==> flow/design.v <==
module mult17(
    input  logic        clk,
    input  logic        rst,
    input  logic        start,
    input  logic [16:0] A,
    input  logic [16:0] B,
    output logic        done,
    output logic [33:0] P
);
    logic busy;
    always_ff @(posedge clk) begin
        if (0) begin
            $display("----------------------------------------------------------------------------------");
            $display("[%0t]mult17 Input A=%0h (%0d bits), B=%0h (%0d bits)", 
                    $time, A, $bits(A), B, $bits(B));
            $display("----------------------------------------------------------------------------------");
        end
    end
    always_ff @(posedge clk or posedge rst) begin
        if (rst) begin
            P    <= 34'b0;
            done <= 0;
            busy <= 0;
        end else begin
            if (start && !busy) begin
                P    <= A * B;    
                done <= 1;        
                busy <= 1;
            end else if (!start) begin
                done <= 0;
                busy <= 0;
            end
        end
    end
endmodule
Reports on mult17
Tool output for the design above, in the order of the flow.
Line numbers count from 1 in the design file above.
Operators: Yosys type, input widths -> output width; for muxes data width and select width s.
Library cell names are shortened.
Not given: n/a
- design top: mult17
- clock input: clk
- library: sky130hd
- library corner: tt_025C_1v80

Word level
Source: Yosys, flattened and elaborated, memories not mapped. Widths are those after wreduce. Registers that Yosys merges into a memory's read port (data or address) are not register bits. Print and check cells do not count. Equal cells are merged and count once.
- bits in writable memories: 0
- memories at 0
- word-level cells: 8
- clocked read ports x word width: 0
- bits in registers at 35
- bits of input ports: 37
- memory bits (read-only) at 0
- noted bits in latches: 0
- add/sub/neg operators: 0
- multipliers: 1
- bitwise gates (word level) at 0
- div/mod/pow operators at 0
- reductions and logical operators: 2
- noted equality and inequality tests: 1
- shift-type cells at 0
- magnitude comparators: 0
- muxes and demuxes at 2
- operators with widths (operator ; number):
    $mul 17x17->34 ; 1
    $ne 2x1->1 const B ; 1
    $mux 1 ; 2
    $logic_and 1x1->1 ; 1
    $logic_not 1->1 ; 1

Longest topological paths
Depth = most cells in a row (Yosys ltp): at word level without a register or memory, in the mapped netlist without a sequential cell, where the memories' decode and read muxes count.
- depth after elaboration: 3
- ABC_AREA: 0
- depth in mapped cells: 23
- depth with buffers taken out: 21

After synthesis
Yosys stat after the flow's synthesis: flattened, memories mapped to cells. It holds for the ABC_AREA given above (unset counts as 0); a run with the other value may have another netlist.
- cell area after synthesis at 10954.3 µm²
- flip-flops at 35
- noted cell count: 1262
- cells by type (cell type ; number ; total area (µm²)):
    fa_1 ; 224 ; 4.48E+03
    ha_1 ; 108 ; 1.35E+03
    inv_1 ; 289 ; 1084.79
    dfrtp_1 ; 35 ; 875.84
    nand2_1 ; 229 ; 859.574
    and2_1 ; 124 ; 775.744
    clkbuf_1 ; 48 ; 180.173
    o21ai_0 ; 31 ; 155.149
    a21oi_1 ; 30 ; 150.144
    xnor2_1 ; 14 ; 122.618
    a21o_1 ; 15 ; 112.608
    nor2_1 ; 19 ; 71.318
    xor2_1 ; 8 ; 70.067
    o21a_1 ; 6 ; 45.043
    nand3_1 ; 8 ; 40.038
    o211ai_1 ; 5 ; 37.536
    o31ai_1 ; 5 ; 37.536
    o2111ai_1 ; 4 ; 35.034
Not listed: further types 34, cells in them 60.

Path before layout
Path of least setup slack by OpenSTA after synthesis, without wires, with an ideal clock, recovery checks aside; 20% of the period is set as input and as output delay. Where synthesis merged equal registers, the netlist keeps one of their names.
- path type: input port to flip-flop
- start point: input B[10]
- end point: register P[33]
- noted data arrival time: 7.248 ns
- launch time at the first pin at 1.920 ns
- noted period: 9.6 ns
- noted delay of the path: 5.410 ns
- input delay at 1.920 ns
- setup slack: 2.270 ns
- noted stages: 22
- period reached after synthesis: 7.33 ns
"delay of the path" = arrival - input delay + setup time.
"stages" counts driving pins, that of a launching flip-flop among them; a cell with two outputs on the path counts twice.
"period reached after synthesis" is the clock period less the worst setup slack; recovery checks do not enter. This is arithmetic on one report: input and output delays are still those of the set period (20% each).
The rows between start and end are the longest chain of elaborated cells between them; the timing report does not say that the signal goes this way. Where chains are equally long, one stands for them.
Each line given opens the expression or statement behind the cell; cells for indexed reads and writes are added by Yosys, which also makes memories of some case tables.
- cells stage by stage: clkbuf_1 > clkbuf_1 > nand2_1 > fa_1 > inv_1 > fa_1 > inv_1 > fa_1 > inv_1 > fa_1 > fa_1 > inv_1 > fa_1 > inv_1 > ha_1 > nand2_2 > nor3_2 > o211ai_1 > a311oi_2 > o2111ai_1 > a21o_1 > a31oi_1
- noted length of the longest elaborated chain: 1
- RTL lines, path after synthesis (item ; line ; RTL):
    start: declaration ; 6 ; input  logic [16:0] B,
    $mul 17x17->34 ; 26 ; P    <= A * B;
    end: assignment ; 21 ; P    <= 34'b0;
    end: assignment ; 26 ;
    end: declaration ; 8 ; output logic [33:0] P

Timing after layout
Path of least setup slack in the final report of run 2 (OpenROAD, finished layout, wires in). Where an end is a register, its clock arrival counts in the times.
- path type: input port to flip-flop
- start point: input B[13]
- end point: register P[33]
- noted period: 7.86 ns
- noted stages: 20
- setup slack: 0.50 ns
- launch time at the first pin at 1.57 ns
- input delay at 1.57 ns
- noted data arrival time: 7.56 ns
The rows between start and end are the longest chain of elaborated cells between them; the timing report does not say that the signal goes this way. Where chains are equally long, one stands for them.
- cells stage by stage: clkdlybuf4s50_1 > and2_1 > fa_1 > inv_1 > fa_1 > inv_1 > fa_1 > fa_1 > fa_1 > inv_1 > fa_1 > inv_1 > ha_1 > nand2_2 > nor3_2 > nand4_1 > a311oi_4 > o2111ai_1 > a21o_1 > a31oi_1
- noted length of the longest elaborated chain: 1
- RTL lines, path post-layout (item ; line ; RTL):
    start: declaration ; 6 ; input  logic [16:0] B,
    $mul 17x17->34 ; 26 ; P    <= A * B;
    end: assignment ; 21 ; P    <= 34'b0;
    end: assignment ; 26 ;
    end: declaration ; 8 ; output logic [33:0] P

Memo
Re: implementation data of mult17

Module mult17, platform sky130hd: 2 stored runs of the flow (Yosys, OpenROAD) with differing settings, in no particular order. Input and output delays are each 20% of the period that was set; the output load is 0.01 pF.
"clock period reached" means the clock period less the worst setup slack. The figure is calculated, with input and output delays left at 20% of the set period.
"time on the worst setup path" is the time allowed to the run's worst setup path (the clock period less input and output delay, where it has them) less its slack. Clock arrival times count: a late capture clock shortens it, a late launch clock lengthens it.

Run 1
Settings were period_ns = 10.7; CORE_UTILIZATION = 69; PLACE_DENSITY_LB_ADDON = 0.08; CELL_PAD_IN_SITES_GLOBAL_PLACEMENT = 3; CELL_PAD_IN_SITES_DETAIL_PLACEMENT = 2; TNS_END_PERCENT = 80; GPL_TIMING_DRIVEN = 1; CTS_CLUSTER_SIZE = 77; CAP_MARGIN = 20; CORE_MARGIN = 2; SLEW_MARGIN = 20
- no final report: placement broke off with FLW-0024

Run 2
Settings were period_ns = 7.86; SETUP_SLACK_MARGIN = 0.28; CAP_MARGIN = 20; CORE_MARGIN = 2; CORE_UTILIZATION = 40; SLEW_MARGIN = 20
- chip area after synthesis (Yosys): 10954.3 µm²
- noted the die footprint: 28725.2 µm²
- noted the standard-cell area after layout: 12607.1 µm²
- utilization at 46.8%
- setup slack of the critical path: 0.502 ns
- noted the total negative setup slack: 0.000 ns
- worst hold slack in the final report at 0.478 ns
- clock period reached at 7.358 ns
- time on the worst setup path: 5.79 ns
- critical path kind: input port to flip-flop
