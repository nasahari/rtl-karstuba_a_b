==> flow/design.v <==
module karatsuba32 (
    input  logic        clk,
    input  logic        rst,
    input  logic        start,
    input  logic [31:0] A,
    input  logic [31:0] B,
    output logic [63:0] P,
    output logic        valid_out
);
    logic [15:0] A_hi, A_lo, B_hi, B_lo;
    logic [31:0] z0, z1, z2;
    logic d0, d1, d2;
    logic start_m0, start_m1, start_m2;
    assign A_hi = A[31:16];
    assign A_lo = A[15:0];
    assign B_hi = B[31:16];
    assign B_lo = B[15:0];
    mult16 m0 (.clk(clk), .rst(rst), .start(start_m0), .A(A_lo), .B(B_lo), .P(z0), .done(d0));
    mult16 m1 (.clk(clk), .rst(rst), .start(start_m1), .A(A_hi), .B(B_hi), .P(z1), .done(d1));
    mult16 m2 (.clk(clk), .rst(rst), .start(start_m2), .A(A_lo + A_hi), .B(B_lo + B_hi), .P(z2), .done(d2));
    typedef enum logic [2:0] {
        IDLE,
        START_P0, WAIT_P0,
        START_P1, WAIT_P1,
        START_P2, WAIT_P2,
        COMBINE
    } state_t;
    state_t state;
    logic [63:0] P_reg;
    assign P = P_reg;
    logic valid_reg;
    assign valid_out = valid_reg;
    always_ff @(posedge clk or posedge rst) begin
        if (rst) begin
            state <= IDLE;
            P_reg <= 0;
            valid_reg <= 0;
            start_m0 <= 0;
            start_m1 <= 0;
            start_m2 <= 0;
        end else begin
            start_m0 <= 0;
            start_m1 <= 0;
            start_m2 <= 0;
            valid_reg <= 0;
            case(state)
                IDLE: begin
                    if (start) state <= START_P0;
                end
                START_P0: begin
                    start_m0 <= 1;
                    state <= WAIT_P0;
                end
                WAIT_P0: begin
                    if (d0) state <= START_P1;
                end
                START_P1: begin
                    start_m1 <= 1;
                    state <= WAIT_P1;
                end
                WAIT_P1: begin
                    if (d1) state <= START_P2;
                end
                START_P2: begin
                    start_m2 <= 1;
                    state <= WAIT_P2;
                end
                WAIT_P2: begin
                    if (d2) state <= COMBINE;
                end
COMBINE: begin
    logic [63:0] z0_ext, z1_ext, z2_ext, mid_term;
    z0_ext = {32'b0, z0};
    z1_ext = {32'b0, z1};
    z2_ext = {32'b0, z2};
    mid_term = z2_ext - z1_ext - z0_ext;
    P_reg <= (z1_ext << 32) + (mid_term << 16) + z0_ext;
    valid_reg <= 1;
    state <= IDLE;
end
            endcase
        end
    end
endmodule
module mult16(
    input  logic        clk,
    input  logic        rst,
    input  logic        start,
    input  logic [15:0] A,
    input  logic [15:0] B,
    output logic        done,
    output logic [31:0] P
);
    logic busy;
    always_ff @(posedge clk or posedge rst) begin
        if (rst) begin
            P    <= 32'b0;
            done <= 0;
            busy <= 0;
        end else begin
            if (start && !busy) begin
                P    <= A * B;
                done <= 1;     
                busy <= 1;
            end else if (!start) begin
                done <= 0;
                busy <= 0;
            end
        end
    end
endmodule
======== Tool chain data of karatsuba32 ========
Tool output for the design above, in the order of the flow.
Lines are those of the file above, counted from 1.
Operators carry their Yosys type and port widths (W data, S select, Z words).
Library cell names are shortened.
Not given: n/a
design
  design top .............................. karatsuba32
  clock input ............................. clk
  cell library ............................ sky130hd
  corner .................................. tt_025C_1v80

======== After elaboration ========
Source: Yosys, flattened and elaborated, memories not mapped. Widths are those after wreduce. Registers that Yosys merges into a memory's read port (data or address) are not register bits. Print and check cells do not count. Equal cells are merged and count once.
cells by class
  multiplexer cells ....................... 15
  add/subtract/negate cells ............... 6
  multipliers ............................. 3
  reduce/logical cells .................... 9
  equality and inequality tests ........... 14
operators with widths
  kind                  number
  $mul A16 B16 Y32      3
  $add A64 B32 Y64      1
  $add A64 B64 Y64      1
  $sub A33 B33 Y34      1
  $sub A32 B32 Y33      1
  $add A16 B16 Y16      2
  $pmux W3 S8           1
  $ne A2 B1 Y1 const B  6
  $eq A3 B3 Y1 const B  4
  $mux W3               4
  $mux W1               10
  $reduce_bool A8 Y1    1
  $eq A3 B2 Y1 const B  2
  $reduce_and A5 Y1     1
  $logic_and A1 B1 Y1   3
  $logic_not A1 Y1      3
  $eq A3 B1 Y1 const B  1
  $logic_not A3 Y1      1
  $ne A2 B2 Y1 const B  1
storage and ports
  output and inout bits ................... 65
  word-level cells ........................ 59
  register bits ........................... 170
  input port bits ......................... 67

======== Longest topological paths ========
Longest topological path by Yosys (ltp), each cell counted once; first at word level (registers and memories cut), then after technology mapping (sequential cells cut; the memories' decode and read muxes count).
logic depth
  depth after elaboration ................. 4
  ABC_AREA ................................ 1
  gate-level depth with buffers ........... 39
  mapped depth without buffers ............ 37

======== Synthesis result ========
Source: synth_stat.txt of the flow (Yosys; design flattened, memories mapped). It holds for the ABC_AREA given above (unset counts as 0); a run with the other value may have another netlist.
cells by type
  cell      number  total area (um^2)
  fa_1      587     1.18E+04
  ha_1      453     5.67E+03
  nand2_1   1383    5.19E+03
  inv_1     1241    4.66E+03
  dfrtp_1   174     4.35E+03
  nor2_1    375     1407.6
  a21oi_1   240     1.2E+03
  o21ai_0   205     1.03E+03
  nand3_1   152     760.73
  xor2_1    82      718.189
  clkbuf_1  168     630.605
  xnor2_1   44      385.37
  a31oi_1   60      375.36
  or2_2     36      225.216
  o21bai_1  29      217.709
  nand4_1   30      187.68
  a21o_1    24      180.173
  nor3_1    34      170.163
Not listed: further types 36, cells in them 145.
mapped netlist
  flip-flop cells ......................... 175
  mapped area ............................. 40172.3 um^2
  buffers ................................. 180
  cell count .............................. 5462
  area of sequential cells ................ 4380.5 um^2

======== Worst setup path after synthesis ========
OpenSTA on the mapped netlist: ideal clock, no wires. The path of least setup slack (recovery checks aside). Input and output delay are each 20% of the period. Register names are those of the netlist, which keeps one name where synthesis merged equal registers.
path after synthesis
  path type ............................... input to register
  start point ............................. input port A[1]
  end point ............................... register m2.P[25]
  stages .................................. 35
  slack ................................... 2.767 ns
  time at the first pin ................... 2.400 ns
  data arrival time ....................... 9.115 ns
  setup time .............................. 0.118 ns
  required time ........................... 11.882 ns
  external input delay .................... 2.400 ns
  path buffers ............................ 3
  clock period ............................ 12.0 ns
  path delay .............................. 6.833 ns
  synthesis period reached ................ 9.233 ns
"path delay" is the arrival time less input delay plus setup time.
"stages" counts driving pins, that of a launching flip-flop among them; a cell with two outputs on the path counts twice.
"synthesis period reached" is the clock period less the worst setup slack; recovery checks do not enter. This is arithmetic on one report: input and output delays are still those of the set period (20% each).
The rows between start and end are the longest chain of elaborated cells between them; the timing report does not say that the signal goes this way. Where chains are equally long, one stands for them.
Each line given opens the expression or statement behind the cell; cells for indexed reads and writes are added by Yosys, which also makes memories of some case tables.
between the ends, after synthesis
  cells stage by stage .................... clkbuf_1 clkbuf_1 inv_1 fa_1 o21ai_2 nand2_1 nand2_1 nand2_1 nand2_1 a21oi_2 o21ai_2 nand2_2 nand3b_1 nand2_2 inv_2 buf_6 nand2_1 fa_1 fa_1 inv_1 fa_1 inv_1 fa_1 fa_1 fa_1 inv_1 ha_1 a21oi_1 o21ai_0 a21oi_1 nand3_1 a21o_1 or2_2 nand3_1 nand2_1
  cells in the longest elaborated chain ... 2
  elaborated cells on any way between the ends .. 2
  source lines of those cells ............. 2
  classes of those cells .................. add/sub: 1; mul: 1
RTL lines, path after synthesis
  item              RTL line  source
  start, declared   5         input  logic [31:0] A,
  $add A16 B16 Y16  20        mult16 m2 (.clk(clk), .rst(rst), .start(start_m2), .A(A_lo + A_hi), .B(B_lo + B_hi), .P(z2), .done(d2));
  $mul A16 B16 Y32  102       P    <= A * B;
  end, assigned     97        P    <= 32'b0;
  end, assigned     102
  end, declared     92        output logic [31:0] P

======== Timing after layout ========
From the final timing report of stored run 1: the path of least setup slack in the routed layout; clock arrival at registers is part of the times.
path post-layout
  path type ............................... input to register
  start point ............................. input port B[5]
  end point ............................... register m2.P[31]
  stages .................................. 31
  clock period ............................ 8.49 ns
  setup time .............................. 0.11 ns
  data arrival time ....................... 8.80 ns
  slack ................................... 0.06 ns
  external input delay .................... 1.70 ns
  path buffers ............................ 3
  required time ........................... 8.86 ns
  time at the first pin ................... 1.70 ns
The rows between start and end are the longest chain of elaborated cells between them; the timing report does not say that the signal goes this way. Where chains are equally long, one stands for them.
between the ends, post-layout
  cells stage by stage .................... clkdlybuf4s50_1 ha_1 nand2_1 nor3_1 nand2_1 nand2_1 nand2_1 nand2_2 a21oi_4 o21ai_2 buf_4 xor2_2 buf_6 nand2_1 fa_1 fa_1 fa_1 fa_2 fa_1 fa_2 inv_2 ha_4 a21oi_4 o21ai_0 a21oi_1 nand3_2 a21o_1 a21oi_2 nand2_1 nand3_2 nand2_1
  cells in the longest elaborated chain ... 2
  elaborated cells on any way between the ends .. 2
  source lines of those cells ............. 2
  classes of those cells .................. add/sub: 1; mul: 1
RTL lines, path post-layout
  item              RTL line  source
  start, declared   6         input  logic [31:0] B,
  $add A16 B16 Y16  20        mult16 m2 (.clk(clk), .rst(rst), .start(start_m2), .A(A_lo + A_hi), .B(B_lo + B_hi), .P(z2), .done(d2));
  $mul A16 B16 Y32  102       P    <= A * B;
  end, assigned     97        P    <= 32'b0;
  end, assigned     102
  end, declared     92        output logic [31:0] P

Wiki page: karatsuba32 / flow data

Stored flow runs of karatsuba32 (2 of them; Yosys, OpenROAD, sky130hd). They differ in their settings and are not a sequence. Constraints: input delay and output delay 20% of the set period each, output load 0.01 pF.

Flow files of stored run 1
==> flow/run.sh <==
#!/bin/bash
# the make line also repeats the synthesis and layout settings of config.mk as NAME=value (left out here)
make -C /OpenROAD-flow-scripts/flow DESIGN_CONFIG=/design/flow/config.mk WORK_HOME=/design/flow/orfs CLKGATE_MAP_FILE= finish
==> flow/config.mk <==
export PLATFORM = sky130hd
export DESIGN_NAME = karatsuba32
export DESIGN_NICKNAME = karatsuba32
export VERILOG_FILES = /design/flow/design.v
export SDC_FILE = /design/flow/constraint.sdc
export NUM_CORES = 4
export LEC_CHECK = 0
export ABC_AREA = 1
export CAP_MARGIN = 20
export CORE_MARGIN = 2
export CORE_UTILIZATION = 51
export CTS_CLUSTER_DIAMETER = 194
export GPL_ROUTABILITY_DRIVEN = 0
export GPL_TIMING_DRIVEN = 0
export HOLD_SLACK_MARGIN = 0.27
export PLACE_DENSITY_LB_ADDON = 0.13
export SLEW_MARGIN = 0
==> flow/constraint.sdc <==
create_clock -name core_clock -period 8.49 [get_ports {clk}]
set_input_delay 1.6980 -clock core_clock [delete_from_list [all_inputs] [get_ports {clk}]]
set_output_delay 1.6980 -clock core_clock [all_outputs]
set_load 0.01 [all_outputs]

report of stored run 1
yosys chip area after synthesis (um^2): 40172.3
finish__design__die__area: 81031.3
finish__design__instance__utilization: 0.5749
finish__timing__setup__ws: 0.062
finish__timing__setup__tns: 0.000
finish__timing__hold__ws: 0.376

Flow files of stored run 2
==> flow/run.sh <==
#!/bin/bash
# the make line also repeats the synthesis and layout settings of config.mk as NAME=value (left out here)
make -C /OpenROAD-flow-scripts/flow DESIGN_CONFIG=/design/flow/config.mk WORK_HOME=/design/flow/orfs CLKGATE_MAP_FILE= finish
==> flow/config.mk <==
export PLATFORM = sky130hd
export DESIGN_NAME = karatsuba32
export DESIGN_NICKNAME = karatsuba32
export VERILOG_FILES = /design/flow/design.v
export SDC_FILE = /design/flow/constraint.sdc
export NUM_CORES = 4
export LEC_CHECK = 0
export CAP_MARGIN = 40
export CORE_MARGIN = 2
export CORE_UTILIZATION = 19
export CTS_CLUSTER_SIZE = 98
export MAX_ROUTING_LAYER = met5
export SETUP_SLACK_MARGIN = 3.37
export SLEW_MARGIN = 20
==> flow/constraint.sdc <==
create_clock -name core_clock -period 18.6 [get_ports {clk}]
set_input_delay 3.7200 -clock core_clock [delete_from_list [all_inputs] [get_ports {clk}]]
set_output_delay 3.7200 -clock core_clock [all_outputs]
set_load 0.01 [all_outputs]

report of stored run 2
yosys chip area after synthesis (um^2): 37757.5
finish__design__die__area: 202307.0
finish__design__instance__utilization: 0.2194
finish__timing__setup__ws: 5.877
finish__timing__setup__tns: 0.000
finish__timing__hold__ws: 0.375
